==> flow/design.v <==
module satcount_2bit(input  logic clk, reset,
                input  logic Zero,
                input  logic Branch,
                output logic BP
                );
logic [1:0] state, nextstate, prevstate;
localparam snt = 2'b00,  
           wnt = 2'b01,  
           wt  = 2'b10,  
           st  = 2'b11;  
always_ff @(posedge clk)
    if(reset)
        state <= snt;
    else if(Branch)
        begin
            if(Zero)
                state <= nextstate;
            else
                state <= prevstate;
        end
assign BP = state[1];
always_comb
    case(state)
        snt: begin nextstate = wnt; prevstate = snt; end
        wnt: begin nextstate = wt; prevstate = snt;  end
        wt:  begin nextstate = st; prevstate = wnt;  end
        st:  begin nextstate = st; prevstate = wt;   end
    endcase
endmodule
module BPU_5 #(parameter BHT_WIDTH = 2)
          (input  logic        clk, reset,
           input  logic        BranchB,
           input  logic        ZeroB,
           input  logic [31:0] PCF,
           output logic        BP
           );
logic [BHT_WIDTH-1:0] BHT;
logic Zero_ST [2**BHT_WIDTH-1:0];
logic Branch_ST [2**BHT_WIDTH-1:0];
logic BP_ST [2**BHT_WIDTH-1:0];
genvar i;
generate
    for(i = 0; i < 2**BHT_WIDTH; i = i + 1)
        begin
            satcount_2bit fsm(.clk(clk), .reset(reset), .Zero(Zero_ST[i]), .Branch(Branch_ST[i]), .BP(BP_ST[i]));
        end
endgenerate
always_comb
    begin 
        integer j;
        for(j = 0; j < 2**BHT_WIDTH; j = j + 1)
            begin
                Zero_ST[j]   = (j == BHT) ? ZeroB : 0;
                Branch_ST[j] = (j == BHT) ? BranchB : 0;
            end
    end
assign BP = BP_ST[BHT];
always_ff @(posedge clk)
    if(reset)
        BHT <= 0;
    else
        begin  
            BHT <= BHT << 1;
            BHT[0] <= BP_ST[BHT];
        end
endmodule
# ---- Tool chain data of BPU_5
# Tool output for the design above, in the order of the flow.
# Lines are those of the file above, counted from 1.
# Library cell names are shortened.
# Not given: --
dict set report design {
  design {BPU_5}
  clock {clk}
  cell_library {sky130hd}
  corner {tt_025C_1v80}
}

# ---- After elaboration
# Source: Yosys, flattened and elaborated. Widths are those after wreduce. Registers that Yosys merges into a memory's read port (data or address) are not register bits. Print and check cells do not count.
dict set report bits {
  wordCells 58
  in_bits 36
  output_inout_bits 1
  reg_bits 10
}
dict set report classes {
  mux 21
  reduce_and_logical 13
  eq_ne 18
}
# op n
set ops {}
lappend ops {{2-bit parallel mux with 3-bit select} 8}
lappend ops {{2-bit equality test (second input constant)} 10}
lappend ops {{2-bit OR reduction} 8}
lappend ops {{2-bit by 1-bit equality test with 1-bit output (second input constant)} 5}
lappend ops {{2-bit logical NOT} 5}
lappend ops {{2-bit 2-to-1 mux} 4}
lappend ops {{1-bit 2-to-1 mux} 8}
lappend ops {{2-bit equality test (first input constant)} 2}
lappend ops {{1-bit parallel mux with 4-bit select} 1}
lappend ops {{1-bit by 2-bit equality test with 1-bit output (first input constant)} 1}

# ---- Longest topological paths
# Depth = most cells in a row (Yosys ltp): at word level without a register or memory, in the mapped netlist without a sequential cell, where the memories' decode and read muxes count.
dict set report depth {
  depth_word 4
  abc_area 1
  ltp_mapped 7
  depth_no_buf 6
}

# ---- Synthesis result
# Source: synth_stat.txt of the flow (Yosys; design flattened, memories mapped). It holds for the ABC_AREA given above (unset counts as 0); a run with the other value may have another netlist.
# Totals and module areas in this step are rounded.
dict set report mapped {
  synth_area_um2 599
  sequential_area_um2 200
  buffers 2
  cell_count 92
  flip_flops 10
}
# cell_type n type_area_um2
set types {}
lappend types {dfxtp_1 10 200.192}
lappend types {nand2_1 19 71.318}
lappend types {nor2_1 17 63.811}
lappend types {inv_1 11 41.29}
lappend types {nand3_1 7 35.034}
lappend types {o21ai_1 7 35.034}
lappend types {buf_6 2 22.522}
lappend types {a21oi_1 4 20.019}
lappend types {nand3_2 2 20.019}
lappend types {nand2_2 3 18.768}
lappend types {a21oi_2 2 17.517}
lappend types {nor2_4 1 11.261}
lappend types {inv_6 1 8.758}
lappend types {o21bai_1 1 7.507}
lappend types {inv_4 1 6.256}
lappend types {nor2_2 1 6.256}
lappend types {clkinv_2 1 5.005}
lappend types {o21ai_0 1 5.005}
lappend types {inv_2 1 3.754}

# ---- Path before layout
# Source: OpenSTA report_checks on the synthesized netlist (no wires, ideal clock, input and output delay 20% of the period each), path of least setup slack; recovery checks are left aside. Register names are those of the netlist, which keeps one name where synthesis merged equal registers.
dict set report synth_path {
  kind {flip-flop to output port}
  start {register BHT[0]}
  end {output BP}
  setup_slack_ns 0.977
  t_required_ns 1.768
  path_buffers 1
  t_first_pin_ns 0.000
  arrival_ns 0.791
  driving_pins 7
  output_delay_ns 0.442
  path_delay_ns 0.791
  tclk_ns 2.21
  period_less_setup_slack_ns 1.233
}
# "path_delay_ns" = arrival - input delay + setup time.
# At an output port there is no setup time.
# "driving_pins": output pins that drive a net of the path, with the launching flip-flop's if there is one; two outputs of one cell count as two.
# "period_less_setup_slack_ns" is the clock period less the worst setup slack; recovery checks do not enter. This is arithmetic on one report: input and output delays are still those of the set period (20% each).
# The rows between start and end are the longest chain of elaborated cells between them; the timing report does not say that the signal goes this way. Where chains are equally long, one stands for them.
# Each line given opens the expression or statement behind the cell; cells for indexed reads and writes are added by Yosys, which also makes memories of some case tables.
# At most two assigning lines are given for a register; there are more.
dict set report synth_between {
  path_cell_list {dfxtp_1 buf_6 inv_4 nand3_1 nand3_1 nor2_1 inv_1}
  elab_chain_len 2
  cells_between 5
  cone_classes {eq/ne (3); mux (1); reduce/logical (1)}
}
# item line
set synth_rtl {}
lappend synth_rtl {{start, declared} 37} ;# logic [BHT_WIDTH-1:0] BHT;
lappend synth_rtl {{start, assigned} 63} ;# BHT <= BHT << 1;
lappend synth_rtl {{start, assigned} 64} ;# BHT[0] <= BP_ST[BHT];
lappend synth_rtl {{2-bit equality test} 57} ;# assign BP = BP_ST[BHT];
lappend synth_rtl {{1-bit parallel mux with 4-bit select} 57}
lappend synth_rtl {{end, declared} 35} ;# output logic        BP

# ---- Timing after layout
# Path of least setup slack in the final report of job 1 (OpenROAD, finished layout, wires in). Where an end is a register, its clock arrival counts in the times.
dict set report layout_path {
  kind {flip-flop to output port}
  start {register BHT[0]}
  end {output BP}
  setup_slack_ns -0.54
  tclk_ns 0.81
  arrival_ns 1.19
  t_first_pin_ns 0.28
  t_required_ns 0.65
  output_delay_ns 0.16
  path_buffers 1
  driving_pins 7
}
# The rows between start and end are the longest chain of elaborated cells between them; the timing report does not say that the signal goes this way. Where chains are equally long, one stands for them.
# At most two assigning lines are given for a register; there are more.
dict set report layout_between {
  path_cell_list {dfxtp_4 inv_4 nand3_2 nand3_2 nor2_2 inv_1 buf_2}
  elab_chain_len 2
  cells_between 5
  cone_classes {eq/ne (3); mux (1); reduce/logical (1)}
}
# item line
set layout_rtl {}
lappend layout_rtl {{start, declared} 37} ;# logic [BHT_WIDTH-1:0] BHT;
lappend layout_rtl {{start, assigned} 63} ;# BHT <= BHT << 1;
lappend layout_rtl {{start, assigned} 64} ;# BHT[0] <= BP_ST[BHT];
lappend layout_rtl {{2-bit equality test} 57} ;# assign BP = BP_ST[BHT];
lappend layout_rtl {{1-bit parallel mux with 4-bit select} 57}
lappend layout_rtl {{end, declared} 35} ;# output logic        BP

Hand-over note for BPU_5

Measured results for BPU_5: 2 stored runs of the Yosys and OpenROAD flow on sky130hd. The settings differ; the order carries no meaning. The constraints put input and output delay at 20% of the set period each and load the outputs with 0.01 pF.
"clock_period_reached_ns" is the run's clock period less its worst setup slack. It is reckoned from that one timing run; input and output delays stay at 20% of the period that was set.
By "timing.worst_path_ns" is meant the share of the clock period that the worst setup path is allowed (20% is reserved at inputs, 20% at outputs), minus its slack. Clock arrival times at its registers enter into it.
"power.total_uw" rests on the timing tool's default activity at the inputs, not on a simulated workload.
The measured numbers are rounded.

[flow] job 1: files
==> flow/run.sh <==
#!/bin/bash
# the make line also repeats the synthesis and layout settings of config.mk as NAME=value (left out here)
make -C /OpenROAD-flow-scripts/flow DESIGN_CONFIG=/design/flow/config.mk WORK_HOME=/design/flow/orfs CLKGATE_MAP_FILE= finish
==> flow/config.mk <==
export PLATFORM = sky130hd
export DESIGN_NAME = BPU_5
export DESIGN_NICKNAME = BPU_5
export VERILOG_FILES = /design/flow/design.v
export SDC_FILE = /design/flow/constraint.sdc
export NUM_CORES = 4
export LEC_CHECK = 0
export ABC_AREA = 1
export CAP_MARGIN = 35
export CELL_PAD_IN_SITES_DETAIL_PLACEMENT = 1
export CELL_PAD_IN_SITES_GLOBAL_PLACEMENT = 0
export CORE_ASPECT_RATIO = 1.08
export CORE_MARGIN = 2
export CORE_UTILIZATION = 22
export PLACE_DENSITY = 0.9
export SETUP_SLACK_MARGIN = 0.07
export SLEW_MARGIN = 10
export TNS_END_PERCENT = 80
==> flow/constraint.sdc <==
create_clock -name core_clock -period 0.81 [get_ports {clk}]
set_input_delay 0.1620 -clock core_clock [delete_from_list [all_inputs] [get_ports {clk}]]
set_output_delay 0.1620 -clock core_clock [all_outputs]
set_load 0.01 [all_outputs]

[flow] job 1: metrics
[metrics] tns_setup_ns = -2.78
[metrics] die_footprint_um2 = 3160
[metrics] power.total_uw = 1160
[metrics] finalCellArea_um2 = 970
[metrics] clock_period_reached_ns = 1.352
[metrics] ys_area_um2 = 599
[metrics] worstSetupSlack_ns = -0.542
[metrics] fin_util_frac = 0.378
[metrics] hold_ws_ns = 0.530
[metrics] timing.worst_path_ns = 1.19
[metrics] path_kind = flip-flop to output port

[flow] job 2: files
==> flow/run.sh <==
#!/bin/bash
# the make line also repeats the synthesis and layout settings of config.mk as NAME=value (left out here)
make -C /OpenROAD-flow-scripts/flow DESIGN_CONFIG=/design/flow/config.mk WORK_HOME=/design/flow/orfs CLKGATE_MAP_FILE= finish
==> flow/config.mk <==
export PLATFORM = sky130hd
export DESIGN_NAME = BPU_5
export DESIGN_NICKNAME = BPU_5
export VERILOG_FILES = /design/flow/design.v
export SDC_FILE = /design/flow/constraint.sdc
export NUM_CORES = 4
export LEC_CHECK = 0
export ABC_AREA = 0
export CAP_MARGIN = 20
export CELL_PAD_IN_SITES_GLOBAL_PLACEMENT = 1
export CORE_MARGIN = 7
export CORE_UTILIZATION = 65
export CTS_CLUSTER_SIZE = 93
export PLACE_DENSITY = 0.89
export SETUP_SLACK_MARGIN = 0.35
export SLEW_MARGIN = 20
export TNS_END_PERCENT = 40
==> flow/constraint.sdc <==
create_clock -name core_clock -period 1.38 [get_ports {clk}]
set_input_delay 0.2760 -clock core_clock [delete_from_list [all_inputs] [get_ports {clk}]]
set_output_delay 0.2760 -clock core_clock [all_outputs]
set_load 0.01 [all_outputs]

[flow] job 2: did not finish, floorplanning stopped with PDN-0185

End of note.
